==> flow/design.v <==
module ctrl_logic #(
parameter DATA_WIDTH = 128
)(
    input clk,
    input rst_n,
    input [7:0] rx_data,
    input rx_valid,
    output logic rx_ready,
    output logic [7:0] tx_data,
    output logic tx_valid,
    input tx_ready,
    output logic [0:0] we,
    output logic [11:0] addr,
    output logic [511:0] dout,
    input [511:0] din,
    output enb
);
    enum {init, valid_pw, bad_pw, idle, get_data, set_data, tx_mem_data, output_done, wait_for_address, load_data, set_count, get_count} next_state, curr_state;
    logic [5:0] byte_counter;
    logic [5:0] byte_counter_d;
    logic [511:0] write_reg;
    logic [1:0] data_type;
    always_ff @(posedge clk or negedge rst_n) begin
        if(!rst_n) begin
            curr_state <= idle;
            byte_counter <= '0;
            write_reg <= 0;
            data_type <= 0;
        end else begin
            curr_state <= curr_state;
            byte_counter <= byte_counter;
            tx_data <= '0;
            tx_valid <= 0;
            rx_ready <= 1;
            write_reg <= write_reg;
            data_type <= data_type;
            case (curr_state)
                idle: begin  
                    tx_valid <= 0;
                    we <= 0;
                    if(rx_valid == 1)
                        data_type <= rx_data[1:0];
                        if(rx_data[7] && rx_valid)  
                            if(rx_data[6:0] == 7'h7F)  
                                curr_state <= get_count;
                            else
                                curr_state <= get_data;  
                        else if(!rx_data[7] && rx_valid)  
                            if(rx_data[6:0] == 7'h7F)  
                                curr_state <= set_count;
                            else
                                curr_state <= set_data;  
                    else
                        curr_state <= idle;
                    byte_counter <= 0;
                end
                get_count: begin
                    tx_valid <= 0;
                    byte_counter <= 6'h00;
                    if(rx_valid) begin
                        addr <= 12'h000;  
                        curr_state <= wait_for_address;  
                    end
                end
                get_data: begin
                    tx_valid <= 0;
                    byte_counter <= 6'h00;
                    if(rx_valid) begin
                        addr <= {2'b00, rx_data+1, data_type};  
                        curr_state <= wait_for_address;  
                    end
                end
                wait_for_address: begin
                    byte_counter <= byte_counter + 1;
                    if(byte_counter == 6'h01) begin 
                        curr_state <= tx_mem_data;
                        byte_counter <= 6'h00;
                    end
                end
                tx_mem_data: begin
                    byte_counter <= byte_counter + 1;
                    tx_data <= din[byte_counter*8 +: 8];
                    tx_valid <= 1;
                    if(byte_counter == 6'h3F)  
                        curr_state <= idle;
                    else
                        curr_state <= tx_mem_data;
                end
                set_count: begin
                    tx_valid <= 0;
                    byte_counter <= 6'h3F;
                    if(rx_valid) begin
                        we <= 1;
                        addr <= 12'h000;
                        curr_state <= load_data;
                        write_reg <= 0;
                    end
                end
                set_data: begin
                    tx_valid <= 0;
                    byte_counter <= 6'h3F;
                    if(rx_valid) begin
                        we <= 1;
                        addr <= {2'b00, rx_data+1, data_type};  
                        curr_state <= load_data;
                        write_reg <= 0;
                    end
                end
                load_data: begin
                    if(rx_valid) begin
                        write_reg[byte_counter*8 +: 8] <= rx_data;
                        byte_counter <= byte_counter - 1; 
                        if(byte_counter == 6'h00) begin  
                            we <= 1;
                            dout[511:8] <= write_reg[511:8];
                            dout[7:0] <= rx_data;  
                            curr_state <= output_done;
                        end else begin
                            we <= 0;
                            dout <= 511'hz;
                            curr_state <= load_data;
                        end
                    end
                end
                output_done: begin
                    byte_counter <= byte_counter + 1;
                    we <= 0;
                    if(byte_counter == 6'b000000) begin
                        addr <= 0;
                        tx_data <= 8'h65;  
                        tx_valid <= 1;
                        curr_state <= output_done;
                    end else if(byte_counter == 6'b000001) begin
                        we <= 0;
                        tx_data <= 8'h6e;  
                        tx_valid <= 1;
                        curr_state <= output_done;
                    end else if(byte_counter == 6'b000010) begin
                        tx_data <= 8'h6f;  
                        tx_valid <= 1;
                        curr_state <= output_done;
                    end else if(byte_counter == 6'b000011) begin
                        tx_data <= 8'h44;  
                        tx_valid <= 1;
                        curr_state <= idle;
                    end
                end
                default: curr_state <= idle;
            endcase
        end
    end
endmodule
Reports on ctrl_logic --
Tool output for the design above, in the order of the flow. Lines are those of the file above, counted from 1. Library cell names are shortened. The mark - stands for no value.
Design: design top ctrl_logic, clock clk, standard-cell library sky130hd, corner tt_025C_1v80

Elaborated design --
Yosys after proc, flatten, opt, wreduce and memory -nomap, before mapping. Memory bits, and registers merged into a memory's read port (data or address), are not among the register bits. Print and check cells are not counted. Equal cells are merged and count once.
Word-level totals: register bits 1086, input port bits 524, output and inout port bits 536, elaborated cells 106
Cells by class: add/subtract/negate cells 4, equal/unequal tests 22, shift-type cells 3, muxes and demuxes 41, bitwise gates (word level) 3, reduce/logical cells 22
Operators by type and width (number):
- 512-bit parallel mux with 2-bit select | 1
- 512-bit two-way mux | 2
- 512-bit by 10-bit variable part select with 8-bit output | 1
- 512-bit bitwise AND | 1
- 512-bit bitwise OR | 1
- 512-bit NOT | 1
- 8-bit by 33-bit variable shift with 512-bit output | 1
- 8-bit by 33-bit variable shift with 512-bit output (first input constant) | 1
- 503-bit two-way mux | 1
- 32-bit two-way mux | 8
- 32-bit parallel mux with 7-bit select | 1
- 32-bit by 3-bit == test with 1-bit output (second input constant) | 4
- 32-bit by 4-bit == test with 1-bit output (second input constant) | 4
- 12-bit parallel mux with 3-bit select | 1
- 12-bit two-way mux | 3
- 9-bit negator with 33-bit output | 1
- 32-bit by 2-bit == test with 1-bit output (second input constant) | 1
- 6-bit parallel mux with 5-bit select | 1
- 7-bit two-way mux | 4
- 4-bit two-way mux | 5
- 8-bit parallel mux with 2-bit select | 1
- 2-bit OR reduction | 6
- 6-bit by 2-bit == test with 1-bit output (second input constant) | 2
- 6-bit two-way mux | 2
- 5-bit AND reduction | 2
- 5-bit nonzero test | 2
- 8-bit by 1-bit adder with 9-bit output (second input constant) | 1
- 2-bit by 1-bit inequality test with 1-bit output (second input constant) | 4
Not listed: further kinds 21, cells in them 32.

Depth --
Depth = most cells in a row (Yosys ltp): at word level without a register or memory, in the mapped netlist without a sequential cell, where the memories' decode and read muxes count.
Logic depth: depth in word-level cells 7, ABC_AREA 0, mapped depth 14, gate-level depth less buffers 8

After synthesis --
The flow's flattened synthesis, as Yosys stat reports it; memories are mapped. The netlist is that of the ABC_AREA named above (0 if unset); the other value can give another one. Totals and module areas in this step are rounded.
Cell types:
- edfxtp_1 | number 533, total area 1.6E+04 sq um
- dfrtp_1 | number 520, total area 1.3E+04 sq um
- a22o_1 | number 504, total area 4.41E+03 sq um
- mux4_2 | number 109, total area 2.45E+03 sq um
- mux2i_1 | number 63, total area 630.605 sq um
- a21oi_1 | number 96, total area 480.461 sq um
- clkbuf_1 | number 80, total area 300.288 sq um
- nor2_1 | number 70, total area 262.752 sq um
- nor2_2 | number 35, total area 218.96 sq um
- nand2_1 | number 54, total area 202.694 sq um
- nor2_4 | number 16, total area 180.173 sq um
- buf_2 | number 33, total area 165.158 sq um
- o21ai_0 | number 27, total area 135.13 sq um
- mux2_2 | number 11, total area 123.869 sq um
- o221ai_1 | number 11, total area 96.342 sq um
- buf_4 | number 12, total area 90.086 sq um
- ha_1 | number 7, total area 87.584 sq um
- o22ai_1 | number 14, total area 87.584 sq um
Not listed: further types 51, cells in them 156.
Mapped netlist: standard cells after synthesis 2351, chip area (Yosys) 40020 sq um, sequential part of the area 29040 sq um, mapped flip-flops 1054, buffer cells 133

Path before layout --
Path of least setup slack by OpenSTA after synthesis, without wires, with an ideal clock, recovery checks aside; 20% of the period is set as input and as output delay. Where synthesis merged equal registers, the netlist keeps one of their names.
Timing path after synthesis: path kind in2reg, start point in rx_valid, end point reg dout[0], clock period 34200 ps, external input delay 6840 ps, library setup time 947 ps, launch time at the first pin 6840 ps, arrival time 19134 ps, data required time 33253 ps, path slack 14119 ps, path delay 13241 ps, stages 3, buffers on the path 2, synthesis period reached 20081 ps
"path delay" = arrival - input delay + setup time. "stages": output pins that drive a net of the path, with the launching flip-flop's if there is one; two outputs of one cell count as two. "synthesis period reached" = period - worst setup slack (recovery checks aside). The figure is calculated, with input and output delays left at 20% of the set period. Between the ends stands the longest chain of elaborated cells between them, by number of cells; it is not shown to be the way that was timed. Of several equally long chains one is given. Each line given opens the expression or statement behind the cell; cells for indexed reads and writes are added by Yosys, which also makes memories of some case tables.
On the way, after synthesis: path through clkbuf_1 > clkbuf_1 > and3_1, length of the longest elaborated chain 1, elaborated cells on any way between the ends 1, source lines of those cells 0, those cells by class reduce/logical (1)
Ends and longest elaborated chain, after synthesis:
- start, declared | line 7 | input rx_valid,
- 3-bit AND reduction
- end, assigned | line 116 | dout[7:0] <= rx_data;
- end, assigned | line 120 | dout <= 511'hz;
- end, declared | line 14 | output logic [511:0] dout,

Worst path after layout --
Path of least setup slack in the final report of job 1 (OpenROAD, finished layout, wires in). Where an end is a register, its clock arrival counts in the times. The report prints the path's times to 10 ps; the period is as set.
Timing path post-layout: path kind reg2reg, start point reg byte_counter[1], end point reg write_reg[134], clock period 10100 ps, library setup time 110 ps, launch time at the first pin 690 ps, arrival time 6430 ps, data required time 10700 ps, path slack 4270 ps, stages 13, buffers on the path 5
Between the ends stands the longest chain of elaborated cells between them, by number of cells; it is not shown to be the way that was timed. Of several equally long chains one is given. At most two assigning lines are given for a register; there are more. Where a signal picks the word or bit written, the line may be left out of the assigning lines.
On the way, post-layout: path through dfrtp_1 > buf_2 > buf_2 > buf_2 > buf_2 > inv_1 > ha_1 > buf_1 > a221oi_2 > nand2_1 > nor2_1 > a21oi_1 > a22o_1, length of the longest elaborated chain 7, elaborated cells on any way between the ends 8, source lines of those cells 3, those cells by class add/sub (1); shift (2); mux (2); logic (3)
Ends and longest elaborated chain, post-layout:
- start, declared | line 19 | logic [5:0] byte_counter;
- start, assigned | line 31 | byte_counter <= byte_counter;
- start, assigned | line 74 | byte_counter <= byte_counter + 1;
- 9-bit negator with 33-bit output | line 111 | write_reg[byte_counter*8 +: 8] <= rx_data;
- 8-bit by 33-bit variable shift with 512-bit output | line 111
- 512-bit NOT | line 111
- 512-bit bitwise AND | line 111
- 512-bit bitwise OR | line 111
- 512-bit two-way mux | line 110 | if(rx_valid) begin
- 512-bit parallel mux with 2-bit select | line 37 | case (curr_state)
- end, assigned | line 27 | write_reg <= 0;
- end, assigned | line 35 | write_reg <= write_reg;
- end, declared | line 21 | logic [511:0] write_reg;

Appendix: measured runs

2 stored runs of ctrl_logic in the flow (synthesis by Yosys, layout by OpenROAD, sky130hd cells), in arbitrary order. Constraints: input delay and output delay 20% of the set period each, output load 0.01 pF.
By "achieved period" is meant the clock period of the run minus its worst setup slack. This is arithmetic on one report: input and output delays are still those of the set period (20% each).
By "allowed time less slack (worst setup path)" is meant the share of the clock period that the worst setup path is allowed (20% is reserved at inputs, 20% at outputs), minus its slack. Clock arrival times at its registers enter into it.
"power" rests on the timing tool's default activity at the inputs, not on a simulated workload.
"allowed time less slack (worst setup path)" is known to 10 ps.
The measured numbers are rounded.

[job 1] flow files
==> flow/run.sh <==
#!/bin/bash
# the make line also repeats the synthesis and layout settings of config.mk as NAME=value (left out here)
make -C /OpenROAD-flow-scripts/flow DESIGN_CONFIG=/design/flow/config.mk WORK_HOME=/design/flow/orfs CLKGATE_MAP_FILE= finish
==> flow/config.mk <==
export PLATFORM = sky130hd
export DESIGN_NAME = ctrl_logic
export DESIGN_NICKNAME = ctrl_logic
export VERILOG_FILES = /design/flow/design.v
export SDC_FILE = /design/flow/constraint.sdc
export NUM_CORES = 4
export LEC_CHECK = 0
export CAP_MARGIN = 25
export CELL_PAD_IN_SITES_DETAIL_PLACEMENT = 0
export CORE_MARGIN = 2
export CORE_UTILIZATION = 32
export CTS_CLUSTER_SIZE = 34
export GPL_TIMING_DRIVEN = 0
export MAX_ROUTING_LAYER = met4
export MIN_ROUTING_LAYER = met2
export PLACE_DENSITY_LB_ADDON = 0.13
export SETUP_SLACK_MARGIN = 0.95
export SLEW_MARGIN = 20
==> flow/constraint.sdc <==
create_clock -name core_clock -period 10.1 [get_ports {clk}]
set_input_delay 2.0200 -clock core_clock [delete_from_list [all_inputs] [get_ports {clk}]]
set_output_delay 2.0200 -clock core_clock [all_outputs]
set_load 0.01 [all_outputs]

[job 1] result: full die area 127900 sq um; setup slack of the critical path 4274 ps; worst hold slack in the final report 411 ps; allowed time less slack (worst setup path) 5830 ps; kind of the worst setup path reg2reg; power 13.70 mW; Yosys chip area after synthesis 40020 sq um; post-route setup TNS 0 ps; utilization in the final report 0.458; achieved period 5826 ps; standard-cell area after layout 56800 sq um

[job 2] flow files
==> flow/run.sh <==
#!/bin/bash
# the make line also repeats the synthesis and layout settings of config.mk as NAME=value (left out here)
make -C /OpenROAD-flow-scripts/flow DESIGN_CONFIG=/design/flow/config.mk WORK_HOME=/design/flow/orfs CLKGATE_MAP_FILE= finish
==> flow/config.mk <==
export PLATFORM = sky130hd
export DESIGN_NAME = ctrl_logic
export DESIGN_NICKNAME = ctrl_logic
export VERILOG_FILES = /design/flow/design.v
export SDC_FILE = /design/flow/constraint.sdc
export NUM_CORES = 4
export LEC_CHECK = 0
export CAP_MARGIN = 20
export CORE_MARGIN = 2
export CORE_UTILIZATION = 40
export SLEW_MARGIN = 20
==> flow/constraint.sdc <==
create_clock -name core_clock -period 19.5 [get_ports {clk}]
set_input_delay 3.9000 -clock core_clock [delete_from_list [all_inputs] [get_ports {clk}]]
set_output_delay 3.9000 -clock core_clock [all_outputs]
set_load 0.01 [all_outputs]

[job 2] result: achieved period 7005 ps; standard-cell area after layout 55330 sq um; full die area 102600 sq um; worst hold slack in the final report 437 ps; utilization in the final report 0.556; allowed time less slack (worst setup path) 3110 ps; kind of the worst setup path in2reg; post-route setup TNS 0 ps; power 6.719 mW; Yosys chip area after synthesis 40020 sq um; setup slack of the critical path 12490 ps
